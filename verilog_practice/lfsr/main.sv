==> flow/design.v <==
module main#(
  parameter CLOCK_HZ = 27_000_000
) (
  input sys_clk,
  input rst_n_raw,
  input sw2_n_raw,
  output [5:0] onboard_led
);
logic rst_n;
logic [15:0] lfsr;
logic lfsr0;
logic [$clog2(CLOCK_HZ / 100)-1:0] sw_tim;
logic sw2_prev, sw2_n, sw2;
assign sw2 = ~sw2_n;
always @(posedge sys_clk) begin
  rst_n <= rst_n_raw;
  sw2_n <= sw2_n_raw;
end
assign lfsr0 = lfsr[15] ^ lfsr[13] ^ lfsr[12] ^ lfsr[10];
assign onboard_led = lfsr[5:0];
always @(posedge sys_clk, negedge rst_n) begin
  if (~rst_n)
    lfsr <= 16'hCAFE;
  else if (sw_tim == 0 & ~sw2_prev & sw2)
    lfsr <= {lfsr[14:0], lfsr0};
end
always @(posedge sys_clk, negedge rst_n) begin
  if (~rst_n)
    sw_tim <= 0;
  else
    sw_tim <= sw_tim + 1'd1;
end
always @(posedge sys_clk, negedge rst_n) begin
  if (~rst_n)
    sw2_prev <= 0;
  else if (sw_tim == 0)
    sw2_prev <= sw2;
end
endmodule
Reports on main
Tool output for the design above, in the order of the flow.
Line numbers count from 1 in the design file above.
Operators: Yosys type, input widths -> output width; for muxes data width and select width s.
Not given: n/a
- design top: main
- clock: sys_clk
- library: sky130hd
- corner: tt_025C_1v80

After elaboration
Yosys after proc, flatten, opt, wreduce and memory -nomap, before mapping. Enables and synchronous resets that opt folds into registers are not counted as muxes. Memory bits, and registers merged into a memory's read port (data or address), are not among the register bits. Print and check cells are not counted. Equal cells are merged and count once.
- noted cells after elaboration: 14
- noted bits in registers: 38
- noted output and inout port bits: 6
- input bits at 3
- reductions and logical operators: 1
- noted bitwise logic cells: 7
- $add $sub $neg: 1
- operator list (kind ; number):
    $add 19x1->19 const B ; 1
    $logic_not 19->1 ; 1
    $xor 1x1->1 ; 3
    $and 1x1->1 ; 2
    $not 1->1 ; 2

Longest topological paths
Yosys ltp: most cells in a row. Word level: on the elaborated netlist, between registers, memories and ports. Mapped: between sequential cells and ports; inverters and the memories' decode and read muxes count.
- noted depth after elaboration: 3
- noted ABC_AREA: 0
- depth in mapped cells: 6
- depth with buffers taken out at 5

After synthesis
The flow's flattened synthesis, as Yosys stat reports it; memories are mapped. The netlist is that of the ABC_AREA named above (0 if unset); the other value can give another one.
The area totals of this step are shown rounded.
- noted area of sequential cells: 0.0009547 mm²
- noted cell count: 122
- noted flip-flops: 38
- mapped area: 0.001627 mm²
- buffers: 7
- cell types (cell ; number ; total area (µm²)):
    sky130_fd_sc_hd__dfrtp_1 ; 25 ; 625.6
    sky130_fd_sc_hd__dfstp_2 ; 11 ; 289.027
    sky130_fd_sc_hd__mux2_2 ; 16 ; 180.173
    sky130_fd_sc_hd__xnor2_1 ; 11 ; 96.342
    sky130_fd_sc_hd__xor2_1 ; 9 ; 78.826
    sky130_fd_sc_hd__buf_4 ; 6 ; 45.043
    sky130_fd_sc_hd__nand3_1 ; 9 ; 45.043
    sky130_fd_sc_hd__dfxtp_1 ; 2 ; 40.038
    sky130_fd_sc_hd__and3_1 ; 5 ; 31.28
    sky130_fd_sc_hd__ha_1 ; 2 ; 25.024
    sky130_fd_sc_hd__nor4_2 ; 2 ; 25.024
    sky130_fd_sc_hd__nor4_4 ; 1 ; 21.27
    sky130_fd_sc_hd__nand2_1 ; 5 ; 18.768
    sky130_fd_sc_hd__nor2_1 ; 5 ; 18.768
    sky130_fd_sc_hd__nor4_1 ; 3 ; 18.768
    sky130_fd_sc_hd__nand4b_2 ; 1 ; 15.014
    sky130_fd_sc_hd__nand4_1 ; 2 ; 12.512
    sky130_fd_sc_hd__buf_6 ; 1 ; 11.261
Other cell types: 4; their cells: 6.

Timing after synthesis
Path of least setup slack by OpenSTA after synthesis, without wires, with an ideal clock, recovery checks aside; 20% of the period is set as input and as output delay. Where synthesis merged equal registers, the netlist keeps one of their names.
- kind: register -> register
- start: reg sw_tim[2]
- end: reg lfsr[10]
- noted data required time: 3675 ps
- noted library setup time: 125 ps
- delay of the path at 1949 ps
- period at 3800 ps
- arrival time at 1824 ps
- time at the first pin: 0 ps
- buffers on the path: 1
- noted path slack: 1852 ps
- noted driving pins on the path: 6
- noted synthesis period reached: 1948 ps
"delay of the path" is the arrival time less input delay plus setup time.
"driving pins on the path": output pins that drive a net of the path, with the launching flip-flop's if there is one; two outputs of one cell count as two.
"synthesis period reached" is the clock period less the worst setup slack; recovery checks do not enter. This is arithmetic on one report: input and output delays are still those of the set period (20% each).
Between the ends stands the longest chain of elaborated cells between them, by number of cells; it is not shown to be the way that was timed. Of several equally long chains one is given.
A line is the first line of the expression or statement that the cell stems from. Yosys adds cells for indexed reads and writes and turns some case tables into memories.
- cells stage by stage: sky130_fd_sc_hd__dfrtp_1 > sky130_fd_sc_hd__nor4_2 > sky130_fd_sc_hd__nand4b_2 > sky130_fd_sc_hd__nor4_4 > sky130_fd_sc_hd__buf_6 > sky130_fd_sc_hd__mux2_2
- length of the longest elaborated chain: 3
- elaborated cells between the ends (all ways): 3
- classes of those cells: logic: 2; reduce/logical: 1
- ends and longest elaborated chain, after synthesis (element ; line ; source):
    start, declared ; 12 ; logic [$clog2(CLOCK_HZ / 100)-1:0] sw_tim;
    start, assigned ; 29 ; sw_tim <= 0;
    start, assigned ; 31 ; sw_tim <= sw_tim + 1'd1;
    $logic_not 19->1 ; 24 ; else if (sw_tim == 0 & ~sw2_prev & sw2)
    $and 1x1->1 x2 ; 24 ;
    end, assigned ; 23 ; lfsr <= 16'hCAFE;
    end, assigned ; 25 ; lfsr <= {lfsr[14:0], lfsr0};
    end, declared ; 10 ; logic [15:0] lfsr;

Worst path after layout
From the final timing report of entry A: the path of least setup slack in the routed layout; clock arrival at registers is part of the times.
The report prints the path's times to 10 ps; the period is as set.
- kind: register -> register
- start: reg sw_tim[7]
- end: reg lfsr[10]
- arrival time at 2530 ps
- time at the first pin: 280 ps
- period at 3780 ps
- noted driving pins on the path: 5
- noted path slack: 1420 ps
- buffers on the path: 0
- noted data required time: 3950 ps
- noted library setup time: 110 ps
Between the ends stands the longest chain of elaborated cells between them, by number of cells; it is not shown to be the way that was timed. Of several equally long chains one is given.
- cells stage by stage: sky130_fd_sc_hd__dfrtp_1 > sky130_fd_sc_hd__nor4_1 > sky130_fd_sc_hd__nand2_1 > sky130_fd_sc_hd__nor4_4 > sky130_fd_sc_hd__mux2_2
- length of the longest elaborated chain: 3
- elaborated cells between the ends (all ways): 3
- classes of those cells: logic: 2; reduce/logical: 1
- ends and longest elaborated chain, post-layout (element ; line ; source):
    start, declared ; 12 ; logic [$clog2(CLOCK_HZ / 100)-1:0] sw_tim;
    start, assigned ; 29 ; sw_tim <= 0;
    start, assigned ; 31 ; sw_tim <= sw_tim + 1'd1;
    $logic_not 19->1 ; 24 ; else if (sw_tim == 0 & ~sw2_prev & sw2)
    $and 1x1->1 x2 ; 24 ;
    end, assigned ; 23 ; lfsr <= 16'hCAFE;
    end, assigned ; 25 ; lfsr <= {lfsr[14:0], lfsr0};
    end, declared ; 10 ; logic [15:0] lfsr;

## Implementation results

Measured data: module main, platform sky130hd, 2 stored runs of the flow under differing settings, order arbitrary. Input and output delays are each 20% of the period that was set; the output load is 0.01 pF.
By "worst setup path time" is meant the share of the clock period that the worst setup path is allowed (20% is reserved at inputs, 20% at outputs), minus its slack. Clock arrival times at its registers enter into it.
"total power after layout": no workload was simulated; the value follows from the tool's default switching activity.
"worst setup path time" is known to 10 ps.
The measured numbers are rounded.

Entry A

==> flow/run.sh <==
#!/bin/bash
# the make line also repeats the synthesis and layout settings of config.mk as NAME=value (left out here)
make -C /OpenROAD-flow-scripts/flow DESIGN_CONFIG=/design/flow/config.mk WORK_HOME=/design/flow/orfs CLKGATE_MAP_FILE= finish
==> flow/config.mk <==
export PLATFORM = sky130hd
export DESIGN_NAME = main
export DESIGN_NICKNAME = main
export VERILOG_FILES = /design/flow/design.v
export SDC_FILE = /design/flow/constraint.sdc
export NUM_CORES = 4
export LEC_CHECK = 0
export CAP_MARGIN = 20
export CELL_PAD_IN_SITES_DETAIL_PLACEMENT = 0
export CORE_ASPECT_RATIO = 0.61
export CORE_MARGIN = 5
export CORE_UTILIZATION = 37
export MIN_ROUTING_LAYER = met2
export SETUP_SLACK_MARGIN = -0.29
export SLEW_MARGIN = 20
==> flow/constraint.sdc <==
create_clock -name core_clock -period 3.78 [get_ports {sys_clk}]
set_input_delay 0.7560 -clock core_clock [delete_from_list [all_inputs] [get_ports {sys_clk}]]
set_output_delay 0.7560 -clock core_clock [all_outputs]
set_load 0.01 [all_outputs]

Measured in entry A:
- die area at 0.005863 mm²
- noted the worst setup path time: 2360 ps
- critical path kind: register -> register
- lowest setup slack: 1420 ps
- total power after layout: 738.3 µW
- noted the chip area in the Yosys report: 0.001627 mm²
- noted the final design utilization: 44.5 %

Entry B

==> flow/run.sh <==
#!/bin/bash
# the make line also repeats the synthesis and layout settings of config.mk as NAME=value (left out here)
make -C /OpenROAD-flow-scripts/flow DESIGN_CONFIG=/design/flow/config.mk WORK_HOME=/design/flow/orfs CLKGATE_MAP_FILE= finish
==> flow/config.mk <==
export PLATFORM = sky130hd
export DESIGN_NAME = main
export DESIGN_NICKNAME = main
export VERILOG_FILES = /design/flow/design.v
export SDC_FILE = /design/flow/constraint.sdc
export NUM_CORES = 4
export LEC_CHECK = 0
export ABC_AREA = 0
export CAP_MARGIN = 20
export CELL_PAD_IN_SITES_DETAIL_PLACEMENT = 1
export CORE_ASPECT_RATIO = 1.0
export CORE_MARGIN = 2
export CORE_UTILIZATION = 72
export CTS_CLUSTER_DIAMETER = 219
export GPL_ROUTABILITY_DRIVEN = 0
export HOLD_SLACK_MARGIN = 0.16
export PLACE_DENSITY_LB_ADDON = 0.22
export SETUP_SLACK_MARGIN = 0.46
export SLEW_MARGIN = 20
==> flow/constraint.sdc <==
create_clock -name core_clock -period 1.61 [get_ports {sys_clk}]
set_input_delay 0.3220 -clock core_clock [delete_from_list [all_inputs] [get_ports {sys_clk}]]
set_output_delay 0.3220 -clock core_clock [all_outputs]
set_load 0.01 [all_outputs]

Entry B: unfinished; error DPL-0033 in placement.
